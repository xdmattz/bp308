==> flow/design.v <==
module SR_24_out
(
	input clk,	
	input clr,
	input sclk,
	input rclk,
	input ser_in,
	output reg [23:0] dig_out
);
reg [23:0] ff;
always @(posedge clk)
	if (clr)
	begin
		ff <= 24'b0;
		dig_out <= 24'b0;
	end 
	else if (sclk)
	begin
		ff <= {ff[22:0], ser_in};	 
	end
	else if (rclk)
	begin
		dig_out <= ff;
	end
endmodule
* Reports on SR_24_out
What the tools print for SR_24_out, step after step.
Line numbers count from 1 in the design file above.
Operators carry their Yosys type and port widths (W data, S select, Z words).
Cell names lack the library's common part.
Not given: n/a
- Design top :: SR_24_out
- Clock :: clk
- Standard-cell library :: sky130hd
- Timing corner :: tt_025C_1v80

* After elaboration
Counts by Yosys on the flattened word-level netlist (proc, flatten, opt, wreduce; memories kept). Register bits leave out memories and registers merged into their read ports (data or address); mux counts leave out enables and synchronous resets folded into registers. Print and check cells are left out. Cells with the same type and inputs are merged into one.
- Bitwise logic cells :: 1
- Reduce/logical cells :: 1
** Operators by type and width (number)
- $reduce_and A2 Y1 :: 1
- $not A1 Y1 :: 1
- Bits of input ports :: 5
- Cells after elaboration :: 4
- Register bits after elaboration :: 48
- Output and inout port bits :: 24

* Logic depth
Yosys ltp: most cells in a row. Word level: on the elaborated netlist, between registers, memories and ports. Mapped: between sequential cells and ports; inverters and the memories' decode and read muxes count.
- Depth after elaboration :: 2
- ABC_AREA :: 0
- Gate-level depth with buffers :: 4
- Depth with buffers taken out :: 2

* Mapped cells and area
Yosys stat after the flow's synthesis: flattened, memories mapped to cells. It holds for the ABC_AREA given above (unset counts as 0); a run with the other value may have another netlist.
Totals and module areas in this step are rounded.
** Cells by type
- dfxtp_1 :: number 48, area in all 960.922 um^2
- nand4bb_1 :: number 24, area in all 270.259 um^2
- mux2i_1 :: number 24, area in all 240.23 um^2
- nand2b_1 :: number 24, area in all 150.144 um^2
- o21ai_1 :: number 24, area in all 120.115 um^2
- nor2_1 :: number 24, area in all 90.086 um^2
- buf_12 :: number 2, area in all 40.038 um^2
- buf_2 :: number 7, area in all 35.034 um^2
- buf_6 :: number 3, area in all 33.782 um^2
- clkbuf_1 :: number 4, area in all 15.014 um^2
- and2b_4 :: number 1, area in all 10.01 um^2
- dlygate4sd1_1 :: number 1, area in all 8.758 um^2
- Flip-flop cells :: 48
- Sequential part of the area :: 961 um^2
- Synthesis area :: 1970 um^2
- Buffers :: 17
- Standard cells after synthesis :: 186

* Worst setup path after synthesis
OpenSTA on the mapped netlist: ideal clock, no wires. The path of least setup slack (recovery checks aside). Input and output delay are each 20% of the period. Register names are those of the netlist, which keeps one name where synthesis merged equal registers.
- Kind :: input-to-reg
- From :: input port clr
- To :: register ff[10]
- Required time :: 0.633 ns
- Buffers on the path :: 3
- Delay of the path :: 0.651 ns
- Slack :: -0.051 ns
- Setup time :: 0.117 ns
- Period :: 0.75 ns
- Launch time at the first pin :: 0.150 ns
- Stages on the path :: 4
- Data arrival time :: 0.684 ns
- External input delay :: 0.150 ns
- Synthesis period reached :: 0.801 ns
"delay of the path" = arrival - input delay + setup time.
"stages on the path": output pins that drive a net of the path, with the launching flip-flop's if there is one; two outputs of one cell count as two.
"synthesis period reached" = period - worst setup slack (recovery checks aside). The figure is calculated, with input and output delays left at 20% of the set period.
- Path through :: buf_2 buf_2 buf_2 nor2_1
- Length of the longest elaborated chain :: 0
- Elaborated cells on any way between the ends :: 0
- RTL lines with such cells :: 0
** Ends and longest elaborated chain, after synthesis
- start, declared :: line 4 : input clr,
- end, assigned :: line 14 : ff <= 24'b0;
- end, assigned :: line 19 : ff <= {ff[22:0], ser_in};
- end, declared :: line 10 : reg [23:0] ff;

* Worst path after layout
Path of least setup slack in the final report of stored run 1 (OpenROAD, finished layout, wires in). Where an end is a register, its clock arrival counts in the times.
- Kind :: reg-to-output
- From :: register dig_out[17]
- To :: output port dig_out[17]
- Required time :: 1.01 ns
- Stages on the path :: 2
- Buffers on the path :: 1
- Data arrival time :: 0.95 ns
- Launch time at the first pin :: 0.28 ns
- Slack :: 0.06 ns
- Period :: 1.26 ns
- External output delay :: 0.25 ns
- Path through :: dfxtp_1 dlygate4sd2_1
- Length of the longest elaborated chain :: 0
- Elaborated cells on any way between the ends :: 0
- RTL lines with such cells :: 0
** Ends and longest elaborated chain, post-layout
- start, declared :: line 8 : output reg [23:0] dig_out
- start, assigned :: line 15 : dig_out <= 24'b0;
- start, assigned :: line 23 : dig_out <= ff;
- end, declared :: line 8

Module SR_24_out, platform sky130hd: 2 stored runs of the flow (Yosys, OpenROAD) with differing settings, in no particular order. Input and output delays are each 20% of the period that was set; the output load is 0.01 pF.
"clock period reached" = clock period - worst setup slack. The figure is calculated, with input and output delays left at 20% of the set period.
"worst path time" means the part of the period allowed to the worst setup path (the constraints hold back 20% at inputs and 20% at outputs) less its slack; where the path has registers, the arrival times of their clocks count too.
"overall power" is the tool's figure for a default switching activity; nothing was simulated.
Results are given in rounded form.

** Stored run 1
- Settings :: period_ns=1.26; CORE_UTILIZATION=16; SETUP_SLACK_MARGIN=-0.12; PLACE_DENSITY_LB_ADDON=0.29; CELL_PAD_IN_SITES_GLOBAL_PLACEMENT=3; CELL_PAD_IN_SITES_DETAIL_PLACEMENT=2; TNS_END_PERCENT=75; ABC_AREA=0; CTS_CLUSTER_DIAMETER=22; CAP_MARGIN=5; MIN_ROUTING_LAYER=met2; CORE_MARGIN=2; SLEW_MARGIN=20
- Smallest hold slack :: 0.403 ns
- Worst setup slack after layout :: 0.062 ns
- Yosys chip area after synthesis :: 1970 um^2
- Overall die area :: 13200 um^2
- Standard-cell area after layout :: 2550 um^2
- Clock period reached :: 1.198 ns
- Overall power :: 0.00325 W
- Utilization after routing :: 21.2%
- Worst path time :: 0.95 ns
- Worst setup path kind :: reg-to-output
- Post-route setup TNS :: 0.000 ns

** Stored run 2
- Settings :: period_ns=1.17; CAP_MARGIN=20; CORE_MARGIN=2; CORE_UTILIZATION=40; SLEW_MARGIN=20
- Worst path time :: 0.90 ns
- Worst setup path kind :: reg-to-output
- Post-route setup TNS :: 0.000 ns
- Smallest hold slack :: 0.325 ns
- Utilization after routing :: 50.2%
- Worst setup slack after layout :: 0.037 ns
- Overall die area :: 5510 um^2
- Standard-cell area after layout :: 2390 um^2
- Clock period reached :: 1.133 ns
- Yosys chip area after synthesis :: 1970 um^2
- Overall power :: 0.00307 W
