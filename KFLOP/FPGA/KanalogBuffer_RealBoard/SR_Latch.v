==> flow/design.v <==
module SR_Latch_N #(parameter N=8)
(
  input clk,
  input clr,
  input sclk,
  input rclk,
  input ser_in,
  output reg [N-1:0] par_out
  );
  reg [N-1:0] ff;
  assign test_out = rclk;
  always @(posedge clk)
    begin
      if (clr)
        begin
          	ff <= 0;	 
			par_out <= 0; 
        end else if (sclk)
        begin
		  ff <= {ser_in, ff[N-1:1]};	 
        end else if (rclk)
        begin
             par_out <= ff;
        end
    end
endmodule
## Tool chain data of SR_Latch_N

The steps from the RTL of SR_Latch_N to its reports follow in flow order.
Lines are those of the file above, counted from 1.
Library cell names are shortened.
A cell with - has no value.

| set-up | value |
|---|---|
| design top | SR_Latch_N |
| clock input | clk |
| library | sky130hd |
| timing corner | tt_025C_1v80 |

## After elaboration

Yosys after proc, flatten, opt, wreduce and memory -nomap, before mapping. Enables and synchronous resets that opt folds into registers are not counted as muxes. Memory bits, and registers merged into a memory's read port (data or address), are not among the register bits. Print and check cells are not counted. Equal cells are merged and count once.

| storage and ports | value |
|---|---|
| word-level cells | 4 |
| output and inout bits | 8 |
| register bits after elaboration | 16 |

| cells by class | value |
|---|---|
| bitwise operators | 1 |
| reduce/logical cells | 1 |

Operators with widths:

| kind | count |
|---|---|
| AND reduction 2 bit | 1 |
| inverter 1 bit | 1 |

## Depth

Depth = most cells in a row (Yosys ltp): at word level without a register or memory, in the mapped netlist without a sequential cell, where the memories' decode and read muxes count.

| logic depth | value |
|---|---|
| depth after elaboration | 2 |
| ABC_AREA | 0 |
| depth in mapped cells | 3 |

## Netlist

Source: synth_stat.txt of the flow (Yosys; design flattened, memories mapped). It holds for the ABC_AREA given above (unset counts as 0); a run with the other value may have another netlist.
Totals and module areas in this step are rounded.

Cells by type:

| type | count | area in all (um^2) |
|---|---|---|
| dfxtp_1 | 16 | 320.307 |
| nand4bb_1 | 8 | 90.086 |
| mux2i_1 | 8 | 80.077 |
| nand2b_1 | 8 | 50.048 |
| o21ai_1 | 8 | 40.038 |
| nor2_1 | 8 | 30.029 |
| nor2b_4 | 1 | 13.763 |
| buf_6 | 1 | 11.261 |
| buf_2 | 1 | 5.005 |
| clkbuf_1 | 1 | 3.754 |

| synthesis totals | value |
|---|---|
| flip-flop cells | 16 |
| mapped cells | 60 |
| cell area after synthesis | 644 um^2 |

## Worst setup path after synthesis

OpenSTA on the mapped netlist: ideal clock, no wires. The path of least setup slack (recovery checks aside). Input and output delay are each 20% of the period. Register names are those of the netlist, which keeps one name where synthesis merged equal registers.

| path post-synthesis | value |
|---|---|
| path kind | input port to flip-flop |
| from | in sclk |
| to | reg par_out[0] |
| stages on the path | 3 |
| slack | 0.094 ns |
| setup time | 0.120 ns |
| input delay | 0.147 ns |
| delay of the path | 0.492 ns |
| clock period | 0.734 ns |
| arrival time | 0.519 ns |
| synthesis period reached | 0.64 ns |

"delay of the path" = arrival - input delay + setup time.
"stages on the path": output pins that drive a net of the path, with the launching flip-flop's if there is one; two outputs of one cell count as two.
"synthesis period reached" is the clock period less the worst setup slack; recovery checks do not enter. This is arithmetic on one report: input and output delays are still those of the set period (20% each).
Between the ends stands the longest chain of elaborated cells between them, by number of cells; it is not shown to be the way that was timed. Of several equally long chains one is given.
A line is the first line of the expression or statement that the cell stems from. Yosys adds cells for indexed reads and writes and turns some case tables into memories.

| on the way, post-synthesis | value |
|---|---|
| path through | buf_6 nor2b_4 o21ai_1 |
| cells in the longest elaborated chain | 2 |
| elaborated cells between the ends (all ways) | 2 |
| classes of those cells | logic (1); reduce/logical (1) |

RTL lines, path post-synthesis:

| item | line | RTL |
|---|---|---|
| start, declared | 5 | `input sclk,` |
| inverter 1 bit | - |  |
| AND reduction 2 bit | - |  |
| end, assigned | 17 | `par_out <= 0;` |
| end, assigned | 23 | `par_out <= ff;` |
| end, declared | 8 | `output reg [N-1:0] par_out` |

## Timing after layout

Path of least setup slack in the final report of record 1 (OpenROAD, finished layout, wires in). Where an end is a register, its clock arrival counts in the times.

| path after layout | value |
|---|---|
| path kind | flip-flop to output port |
| from | reg par_out[3] |
| to | out par_out[3] |
| output delay | 0.14 ns |
| clock period | 0.676 ns |
| stages on the path | 2 |
| arrival time | 0.73 ns |
| slack | -0.19 ns |

| on the way, after layout | value |
|---|---|
| path through | dfxtp_2 buf_6 |
| cells in the longest elaborated chain | 0 |
| elaborated cells between the ends (all ways) | 0 |

RTL lines, path after layout:

| item | line | RTL |
|---|---|---|
| start, declared | 8 | `output reg [N-1:0] par_out` |
| start, assigned | 17 | `par_out <= 0;` |
| start, assigned | 23 | `par_out <= ff;` |
| end, declared | 8 |  |

Ticket comment

Measured data: module SR_Latch_N, platform sky130hd, 2 stored runs of the flow under differing settings, order arbitrary. Input and output delays are each 20% of the period that was set; the output load is 0.01 pF.
"period reached" means the clock period less the worst setup slack. The figure is calculated, with input and output delays left at 20% of the set period.
By "worst path time" is meant the share of the clock period that the worst setup path is allowed (20% is reserved at inputs, 20% at outputs), minus its slack. Clock arrival times at its registers enter into it.
"total power after layout" is the tool's figure for a default switching activity; nothing was simulated.
The results are shown rounded.
Settings: -- = not set for that run.

| setting or result | record 1 | record 2 |
|---|---|---|
| period_ns | 0.676 | 0.623 |
| SETUP_SLACK_MARGIN | -0.04 | -- |
| CAP_MARGIN | 20 | 35 |
| CORE_MARGIN | 2 | 2 |
| CORE_UTILIZATION | 40 | 25 |
| SLEW_MARGIN | 20 | 20 |
| PLACE_DENSITY | -- | 0.45 |
| CELL_PAD_IN_SITES_DETAIL_PLACEMENT | -- | 0 |
| TNS_END_PERCENT | -- | 25 |
| ABC_AREA | -- | 1 |
| GPL_TIMING_DRIVEN | -- | 1 |
| CTS_CLUSTER_SIZE | -- | 88 |
| CTS_CLUSTER_DIAMETER | -- | 282 |
| MIN_ROUTING_LAYER | -- | met1 |
| MAX_ROUTING_LAYER | -- | met5 |
| Yosys chip area after synthesis (um^2) | 644 | 632 |
| total power after layout (W) | 0.00162 | 0.00219 |
| worst path time (ns) | 0.73 | 0.74 |
| critical path type | flip-flop to output port | flip-flop to output port |
| die area (um^2) | 1950 | 2950 |
| period reached (ns) | 0.867 | 0.860 |
| worst slack on setup checks (ns) | -0.191 | -0.237 |
| standard-cell area after layout (um^2) | 908 | 918 |
| worst-case hold slack (ns) | 0.389 | 0.295 |
| summed negative setup slack (ns) | -1.47 | -2.19 |
| post-route utilization | 0.603 | 0.378 |
