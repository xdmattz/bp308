==> flow/design.v <==
module Latch_SR_N #(parameter N=16)
(
	input clk,
	input clr,
	input [N-1:0] p_in,
	input shift,
	input load,
	input s_in,
	output s_out
);
	reg [N-1:0] ff;
	assign s_out = ff[0];
	always @(posedge clk)
	begin
		if(clr)
		begin
			ff <= 0;
		end
		else if(load)
		begin
			ff <= p_in;
		end
		else if(shift)
		begin
			ff <= {s_in, ff[N-1:1]};
		end
	end
endmodule
* Reports on Latch_SR_N *
The steps from the RTL of Latch_SR_N to its reports follow in flow order.
Lines are those of the file above, counted from 1.
The mark -- stands for no value.

inputs
  design top = Latch_SR_N
  clock input = clk
  standard-cell library = sky130hd
  library corner = tt_025C_1v80

* Elaborated design *
Yosys after proc, flatten, opt, wreduce and memory -nomap, before mapping. Memory bits, and registers merged into a memory's read port (data or address), are not among the register bits. Print and check cells are not counted. Equal cells are merged and count once.

bit counts
  output and inout bits = 1
  register bits after elaboration = 16
  input port bits = 21

operators by class
  mux-type cells = 2
  reductions and logical operators = 1

operator list
  operator            count
  two-way mux 16 bit  2
  nonzero test 2 bit  1

* Depth *
Longest topological path by Yosys (ltp), each cell counted once; first at word level (registers and memories cut), then after technology mapping (sequential cells cut; the memories' decode and read muxes count).

logic depth
  depth in word-level cells = 2
  ABC_AREA = 0
  mapped depth = 4
  mapped depth without buffers = 2

* After synthesis *
Source: synth_stat.txt of the flow (Yosys; design flattened, memories mapped). It holds for the ABC_AREA given above (unset counts as 0); a run with the other value may have another netlist.
The area totals of this step are shown rounded.

mapped netlist
  synthesis area = 0.0008058 mm^2
  cell count = 71
  area of sequential cells = 0.0003203 mm^2
  buffer cells = 6
  flip-flops = 16

cells by type
  type                       count  total area (um^2)
  sky130_fd_sc_hd__dfxtp_1   16     320.307
  sky130_fd_sc_hd__mux2i_1   16     160.154
  sky130_fd_sc_hd__a211oi_2  10     125.12
  sky130_fd_sc_hd__nor2b_1   16     100.096
  sky130_fd_sc_hd__a211oi_1  6      45.043
  sky130_fd_sc_hd__buf_12    1      20.019
  sky130_fd_sc_hd__buf_6     1      11.261
  sky130_fd_sc_hd__buf_4     1      7.507
  sky130_fd_sc_hd__buf_2     1      5.005
  sky130_fd_sc_hd__buf_1     1      3.754
  sky130_fd_sc_hd__clkbuf_1  1      3.754
  sky130_fd_sc_hd__inv_1     1      3.754

* Worst setup path after synthesis *
Path of least setup slack by OpenSTA after synthesis, without wires, with an ideal clock, recovery checks aside; 20% of the period is set as input and as output delay. Where synthesis merged equal registers, the netlist keeps one of their names.

timing path after synthesis
  path type = input-to-reg
  start point = input shift
  end point = register ff[10]
  time at the first pin = 166 ps
  required time = 702 ps
  arrival time = 699 ps
  setup time = 126 ps
  delay of the path = 659 ps
  input delay = 166 ps
  setup slack = 2 ps
  period = 828 ps
  buffers on the path = 2
  stages = 4
  synthesis period reached = 826 ps

"delay of the path" is the arrival time less input delay plus setup time.
"stages": output pins that drive a net of the path, with the launching flip-flop's if there is one; two outputs of one cell count as two.
"synthesis period reached" = period - worst setup slack (recovery checks aside). The figure is calculated, with input and output delays left at 20% of the set period.
The rows between start and end are the longest chain of elaborated cells between them; the timing report does not say that the signal goes this way. Where chains are equally long, one stands for them.
A line is the first line of the expression or statement that the cell stems from. Yosys adds cells for indexed reads and writes and turns some case tables into memories.
A register here has more assigning lines than the two given.

on the way, after synthesis
  path through = sky130_fd_sc_hd__buf_6 sky130_fd_sc_hd__buf_12 sky130_fd_sc_hd__mux2i_1 sky130_fd_sc_hd__a211oi_2
  length of the longest elaborated chain = 2
  elaborated cells between the ends (all ways) = 3
  source lines of those cells = 2
  classes of those cells = mux: 2; reduce/logical: 1

RTL lines, path after synthesis
  what                RTL line  text
  start, declared     6         input shift,
  two-way mux 16 bit  23        else if(shift)
  two-way mux 16 bit  19        else if(load)
  end, assigned       21        ff <= p_in;
  end, assigned       25        ff <= {s_in, ff[N-1:1]};
  end, declared       11        reg [N-1:0] ff;

* Timing after layout *
From the final timing report of run A: the path of least setup slack in the routed layout; clock arrival at registers is part of the times.
The report prints the path's times to 10 ps; the period is as set.

timing path post-layout
  path type = reg-to-output
  start point = register ff[0]
  end point = output s_out
  stages = 2
  time at the first pin = 290 ps
  arrival time = 730 ps
  required time = 680 ps
  buffers on the path = 1
  setup slack = -50 ps
  period = 850 ps
  external output delay = 170 ps

A register here has more assigning lines than the two given.

on the way, post-layout
  path through = sky130_fd_sc_hd__dfxtp_2 sky130_fd_sc_hd__buf_6
  length of the longest elaborated chain = 0
  elaborated cells between the ends (all ways) = 0
  source lines of those cells = 0

RTL lines, path post-layout
  what             RTL line  text
  start, declared  11        reg [N-1:0] ff;
  start, assigned  21        ff <= p_in;
  start, assigned  25        ff <= {s_in, ff[N-1:1]};
  end, declared    9         output s_out

Appendix: measured runs

Top module Latch_SR_N; platform sky130hd; tools Yosys and OpenROAD; 2 stored runs in no particular order. Input and output delays are each 20% of the period that was set; the output load is 0.01 pF.
"critical setup path time" is the time allowed to the run's worst setup path (the clock period less input and output delay, where it has them) less its slack. Clock arrival times count: a late capture clock shortens it, a late launch clock lengthens it.
"critical setup path time" is known to 10 ps.
Measured values are rounded.
Settings: . = not set for that run.
Results: . = not shown.

setting or result                         run A          run B
period_ns                                 0.85           1.29
CORE_UTILIZATION                          38             68
CAP_MARGIN                                20             20
CORE_MARGIN                               2              2
SLEW_MARGIN                               20             10
SETUP_SLACK_MARGIN                        .              -0.08
PLACE_DENSITY_LB_ADDON                    .              0.15
CORE_ASPECT_RATIO                         .              1.92
CTS_CLUSTER_SIZE                          .              43
CTS_CLUSTER_DIAMETER                      .              110
MIN_ROUTING_LAYER                         .              met2
MAX_ROUTING_LAYER                         .              met4
post-route worst hold slack (ps)          434            .
critical setup path time (ps)             730            .
worst path kind                           reg-to-output  .
setup slack of the worst path (ps)        -50            .
utilization of the finished layout (%)    59.7           .
chip area after synthesis (Yosys) (mm^2)  0.0008058      .
setup total negative slack (ps)           -50            .
area of the die (mm^2)                    0.002505       .

Run B: no results, floorplanning failed with PDN-0185
